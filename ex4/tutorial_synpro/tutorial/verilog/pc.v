==> flow/design.v <==
module prgm_cntr ( clk4, resetn, f_we, longk, fsel,
                   opcode_goto, opcode_call, opcode_retlw,
				   aluout, pc );
input clk4, resetn;
input f_we;
input [8:0] longk;
input [4:0] fsel;
input [7:0] aluout;
input opcode_goto, opcode_call, opcode_retlw;
output [10:0] pc;
parameter SDEPTH_ZERO  = 3'd0;
parameter SDEPTH_ONE   = 3'd1;
parameter SDEPTH_TWO   = 3'd2;
parameter SDEPTH_THREE = 3'd3;
parameter SDEPTH_FOUR  = 3'd4;
parameter SDEPTH_FIVE  = 3'd5;
parameter SDEPTH_SIX   = 3'd6;
reg [2:0] c_stacklevel, n_stacklevel;
reg [10:0] stack[0:6];
reg [10:0] stack_r[0:6];
reg [10:0] pc;
reg [10:0] stack2_r, stack2;
integer i, j;
always @(posedge clk4 or negedge resetn)
begin
  if (!resetn)
    pc <= 0;
  else begin
    if (opcode_goto)
	  pc[8:0] <= longk;
	else if (opcode_call)
	  pc[7:0] <= longk[7:0];
	else if (opcode_retlw)
	  pc <= stack2;
	else if (f_we && fsel == 5'd2)
	  pc[7:0] <= aluout;
	else
	  pc <= pc + 1;
  end
end
always @(posedge clk4 or negedge resetn)
begin
  if (!resetn) begin
    c_stacklevel <= SDEPTH_ZERO;
	stack2_r <= 0;
	 for (i = 0; i < 7; i = i+1)
	   stack_r[i] = 0;
  end
  else begin
    c_stacklevel <= n_stacklevel;
    stack2_r <= stack2;
    for (i = 0; i < 7; i = i+1)
	  stack_r[i] = stack[i];
  end
end
always @(n_stacklevel or c_stacklevel or stack_r[0] or stack2_r
         or opcode_goto or opcode_retlw or opcode_call)
begin
  n_stacklevel <= c_stacklevel;
  stack2 <= stack2_r;
  for (j = 0; j < 7; j = j+1)
    stack[j] <= stack_r[j];
  case (c_stacklevel)
  SDEPTH_ZERO : begin
    if (opcode_call) begin
	  stack[SDEPTH_ZERO] <= stack2_r + 1;
	  n_stacklevel <= SDEPTH_ONE;
	end
	else if (opcode_retlw) begin
	  stack2 <= stack_r[SDEPTH_ZERO];
	  n_stacklevel <= SDEPTH_ZERO;
	end
   end
  SDEPTH_ONE : begin
    if (opcode_call) begin
	  stack[SDEPTH_ONE] <= stack2_r + 1;
	  n_stacklevel <= SDEPTH_TWO;
	end
	else if (opcode_retlw) begin
	  stack2 <= stack_r[SDEPTH_ONE];
	  n_stacklevel <= SDEPTH_ZERO;
	end
   end
  SDEPTH_TWO : begin
    if (opcode_call) begin
	  stack[SDEPTH_TWO] <= stack2_r + 1;
	  n_stacklevel <= SDEPTH_THREE;
	end
	else if (opcode_retlw) begin
	  stack2 <= stack_r[SDEPTH_TWO];
	  n_stacklevel <= SDEPTH_ONE;
	end
   end
  SDEPTH_THREE : begin
    if (opcode_call) begin
	  stack[SDEPTH_THREE] <= stack2_r + 1;
	  n_stacklevel <= SDEPTH_FOUR;
	end
	else if (opcode_retlw) begin
	  stack2 <= stack_r[SDEPTH_THREE];
	  n_stacklevel <= SDEPTH_TWO;
	end
   end
  SDEPTH_FOUR : begin
    if (opcode_call) begin
	  stack[SDEPTH_FOUR] <= stack2_r + 1;
	  n_stacklevel <= SDEPTH_FIVE;
	end
	else if (opcode_retlw) begin
	  stack2 <= stack_r[SDEPTH_FOUR];
	  n_stacklevel <= SDEPTH_THREE;
	end
   end  SDEPTH_FIVE : begin
    if (opcode_call) begin
	  stack[SDEPTH_FIVE] <= stack2_r + 1;
	  n_stacklevel <= SDEPTH_SIX;
	end
	else if (opcode_retlw) begin
	  stack2 <= stack_r[SDEPTH_FIVE];
	  n_stacklevel <= SDEPTH_FOUR;
	end
   end
  SDEPTH_SIX : begin
    if (opcode_call) begin
	  stack[SDEPTH_SIX] <= stack2_r + 1;
	  n_stacklevel <= SDEPTH_SIX;
	end
	else if (opcode_retlw) begin
	  stack2 <= stack_r[SDEPTH_SIX];
	  n_stacklevel <= SDEPTH_FIVE;
	end
   end
   default: n_stacklevel <= SDEPTH_ZERO;
  endcase
end
endmodule
# Step by step through the tools: prgm_cntr
# The steps from the RTL of prgm_cntr to its reports follow in flow order.
# Lines are those of the file above, counted from 1.
# Cell names lack the library's common part.
# The mark - stands for no value.
[inputs]
design = "prgm_cntr"
clk_port = "clk4"
lib = "sky130hd"
pvt_corner = "tt_025C_1v80"

# After elaboration
# Source: Yosys, flattened and elaborated. Widths are those after wreduce. Registers that Yosys merges into a memory's read port (data or address) are not register bits. Print and check cells do not count. Equal cells are merged and count once.
[classes]
n_addsub = 2
multipliers = 0
div_mod_pow = 0
compare = 0
equal = 15
n_shift = 0
muxes = 39
bitwise = 2
n_reduce_logical = 12
[ops]
columns = ["cell", "count"]
rows = [
  ["2-to-1 mux 11 bit", 14],
  ["case mux 11 bit (select 7 bit)", 1],
  ["2-to-1 mux 3 bit", 13],
  ["2-to-1 mux 8 bit", 4],
  ["adder 11 x 1 -> 11 bit (second input constant)", 2],
  ["case mux 3 bit (select 7 bit)", 1],
  ["!= test 3 bit (second input constant)", 6],
  ["AND reduction 2 bit", 8],
  ["== test 3 bit (second input constant)", 3],
  ["== test 3 x 2 -> 1 bit (second input constant)", 2],
  ["== test 5 x 2 -> 1 bit (second input constant)", 1],
  ["AND reduction 5 bit", 1],
  ["!= test 2 bit (second input constant)", 2],
  ["2-to-1 mux 2 bit", 2],
  ["2-to-1 mux 1 bit", 4],
  ["== test 3 x 1 -> 1 bit (second input constant)", 1],
  ["logical NOT 3 bit", 1],
  ["AND reduction 3 bit", 1],
  ["inverter 1 bit", 2],
  ["logical AND 1 bit", 1],
]
[word_totals]
ff_bits = 102
latchBits = 0
ramBits = 0
mem_bits_ro = 0
clocked_rd_ports_x_width = 0
memories = 0
in_bits = 28
output_inout_bits = 11
elab_cells = 82

# Depth
# Yosys ltp: most cells in a row. Word level: on the elaborated netlist, between registers, memories and ports. Mapped: between sequential cells and ports; inverters and the memories' decode and read muxes count.
[depth]
word_depth = 6
ABC_AREA = 0
depth_mapped = 6
depth_no_buf = 5

# Synthesis result
# Source: synth_stat.txt of the flow (Yosys; design flattened, memories mapped). It holds for the ABC_AREA given above (unset counts as 0); a run with the other value may have another netlist.
[mapped]
cell_count = 473
synth_area_um2 = 4814.6
sequential_area_um2 = 2653.8
ffs = 106
buf_cells = 28
[types]
columns = ["cell", "count", "area_total_um2"]
rows = [
  ["dfrtp_1", 105, 2627.52],
  ["o21ai_1", 75, 375.36],
  ["nand2_1", 85, 319.056],
  ["a22oi_1", 20, 150.144],
  ["a222oi_1", 11, 110.106],
  ["clkbuf_1", 27, 101.347],
  ["mux2_1", 8, 90.086],
  ["mux2i_1", 9, 90.086],
  ["nand3_1", 18, 90.086],
  ["xor2_1", 9, 78.826],
  ["a21oi_1", 12, 60.058],
  ["a221o_1", 6, 60.058],
  ["and3_1", 8, 50.048],
  ["mux2_4", 3, 45.043],
  ["nor2_1", 12, 45.043],
  ["nand4_1", 7, 43.792],
  ["dfstp_2", 1, 26.275],
  ["xnor2_1", 3, 26.275],
]
# Not listed: further types 31, cells in them 54.

# Timing after synthesis
# OpenSTA on the mapped netlist: ideal clock, no wires. The path of least setup slack (recovery checks aside). Input and output delay are each 20% of the period. Register names are those of the netlist, which keeps one name where synthesis merged equal registers.
[synth_timing]
kind = "flip-flop to flip-flop"
startpoint = "reg c_stacklevel"
endpoint = "reg pc[2]"
clock_period_ns = 1.97
setup_ns = 0.126
t_first_pin_ns = 0.000
t_arrival_ns = 1.684
t_required_ns = 1.844
slack_ns = 0.160
path_delay_ns = 1.810
stages = 5
path_buffers = 0
period_less_setup_slack_ns = 1.81
# "path_delay_ns" is the arrival time less input delay plus setup time.
# "stages": output pins that drive a net of the path, with the launching flip-flop's if there is one; two outputs of one cell count as two.
# "period_less_setup_slack_ns" = period - worst setup slack (recovery checks aside). The figure is calculated, with input and output delays left at 20% of the set period.
# An end named without its bit number is one bit of that signal or, where synthesis recoded a state register, one of its new flip-flops.
# A register here has more assigning lines than the two given.
[synth_between]
cell_sequence = "dfrtp_1 nor4_4 a21oi_4 mux2_4 a221o_1"
[synth_lines]
columns = ["element", "line_no", "source"]
rows = [
  ["start: declaration", 18, "reg [2:0] c_stacklevel, n_stacklevel;"],
  ["start: assignment", 44, "c_stacklevel <= SDEPTH_ZERO;"],
  ["start: assignment", 50, "c_stacklevel <= n_stacklevel;"],
  ["end: assignment", 30, "pc[8:0] <= longk;"],
  ["end: assignment", 32, "pc[7:0] <= longk[7:0];"],
  ["end: declaration", 10, "output [10:0] pc;"],
]
# No chain of elaborated cells between the ends is given.
# Some nets on the timed path still bear RTL names; the line given drives or declares the net.
[synth_nets]
columns = ["net", "line_no", "source"]
rows = [
  ["stack2[2]", 63, "case (c_stacklevel)"],
]

# Timing after layout
# Path of least setup slack in the final report of entry A (OpenROAD, finished layout, wires in). Where an end is a register, its clock arrival counts in the times.
[layout_timing]
kind = "input port to flip-flop"
startpoint = "in fsel[3]"
endpoint = "reg pc[5]"
clock_period_ns = 3.21
in_delay_ns = 0.64
setup_ns = 0.11
t_first_pin_ns = 0.64
t_arrival_ns = 2.61
t_required_ns = 3.48
slack_ns = 0.88
stages = 5
path_buffers = 1
# The rows between start and end are the longest chain of elaborated cells between them; the timing report does not say that the signal goes this way. Where chains are equally long, one stands for them.
# Each line given opens the expression or statement behind the cell; cells for indexed reads and writes are added by Yosys, which also makes memories of some case tables.
# A register here has more assigning lines than the two given.
[layout_between]
cell_sequence = "clkdlybuf4s50_1 nor4b_2 nand2_1 o21a_1 a221o_1"
elab_chain_cells = 6
cone_cells = 6
lines_between = 4
classes_between = "eq/ne: 1; mux: 4; reduce/logical: 1"
[layout_lines]
columns = ["element", "line_no", "source"]
rows = [
  ["start: declaration", 7, "input [4:0] fsel;"],
  ["== test 5 x 2 -> 1 bit", 35, "else if (f_we && fsel == 5'd2)"],
  ["logical AND 1 bit", 35, ""],
  ["2-to-1 mux 8 bit", 35, ""],
  ["2-to-1 mux 8 bit", 33, "else if (opcode_retlw)"],
  ["2-to-1 mux 8 bit", 31, "else if (opcode_call)"],
  ["2-to-1 mux 8 bit", 29, "if (opcode_goto)"],
  ["end: assignment", 30, "pc[8:0] <= longk;"],
  ["end: assignment", 32, "pc[7:0] <= longk[7:0];"],
  ["end: declaration", 10, "output [10:0] pc;"],
]

# 2 stored runs of prgm_cntr in the flow (synthesis by Yosys, layout by OpenROAD, sky130hd cells), in arbitrary order. Constraints: input delay and output delay 20% of the set period each, output load 0.01 pF.
# "achieved_period_ns" is the run's clock period less its worst setup slack. It is reckoned from that one timing run; input and output delays stay at 20% of the period that was set.
# By "worstPathTime_ns" is meant the share of the clock period that the worst setup path is allowed (20% is reserved at inputs, 20% at outputs), minus its slack. Clock arrival times at its registers enter into it.
# "final_power_mw" rests on the timing tool's default activity at the inputs, not on a simulated workload.

[[run]]
name = "entry A"
[run.settings]
period_ns = 3.21
CORE_UTILIZATION = 45
SETUP_SLACK_MARGIN = 0.56
PLACE_DENSITY = 0.48
CELL_PAD_IN_SITES_GLOBAL_PLACEMENT = 1
CELL_PAD_IN_SITES_DETAIL_PLACEMENT = 2
CTS_CLUSTER_SIZE = 84
CTS_CLUSTER_DIAMETER = 119
CAP_MARGIN = 40
CORE_MARGIN = 2
SLEW_MARGIN = 20
[run.results]
finish.stdcell_area_um2 = 5577.9
synthArea_um2 = 4814.6
timing.setup.ws_ns = 0.875
achieved_period_ns = 2.335
setup_tns_ns = 0.000
final_util_frac = 0.538
final_power_mw = 2.355
worstPathTime_ns = 1.69
timing.worst_path_kind = "input port to flip-flop"
design.die.area_um2 = 11542.3

[[run]]
name = "entry B"
[run.settings]
period_ns = 2.78
CORE_UTILIZATION = 26
CORE_MARGIN = 10
CELL_PAD_IN_SITES_GLOBAL_PLACEMENT = 1
CELL_PAD_IN_SITES_DETAIL_PLACEMENT = 0
TNS_END_PERCENT = 30
GPL_ROUTABILITY_DRIVEN = 0
MAX_ROUTING_LAYER = "met5"
CAP_MARGIN = 20
SLEW_MARGIN = 20
[run.results]
finish.stdcell_area_um2 = 5851.9
synthArea_um2 = 4814.6
timing.setup.ws_ns = 0.627
achieved_period_ns = 2.153
setup_tns_ns = 0.000
final_util_frac = 0.324
final_power_mw = 3.128
worstPathTime_ns = 1.60
timing.worst_path_kind = "input port to flip-flop"
design.die.area_um2 = 24361.0
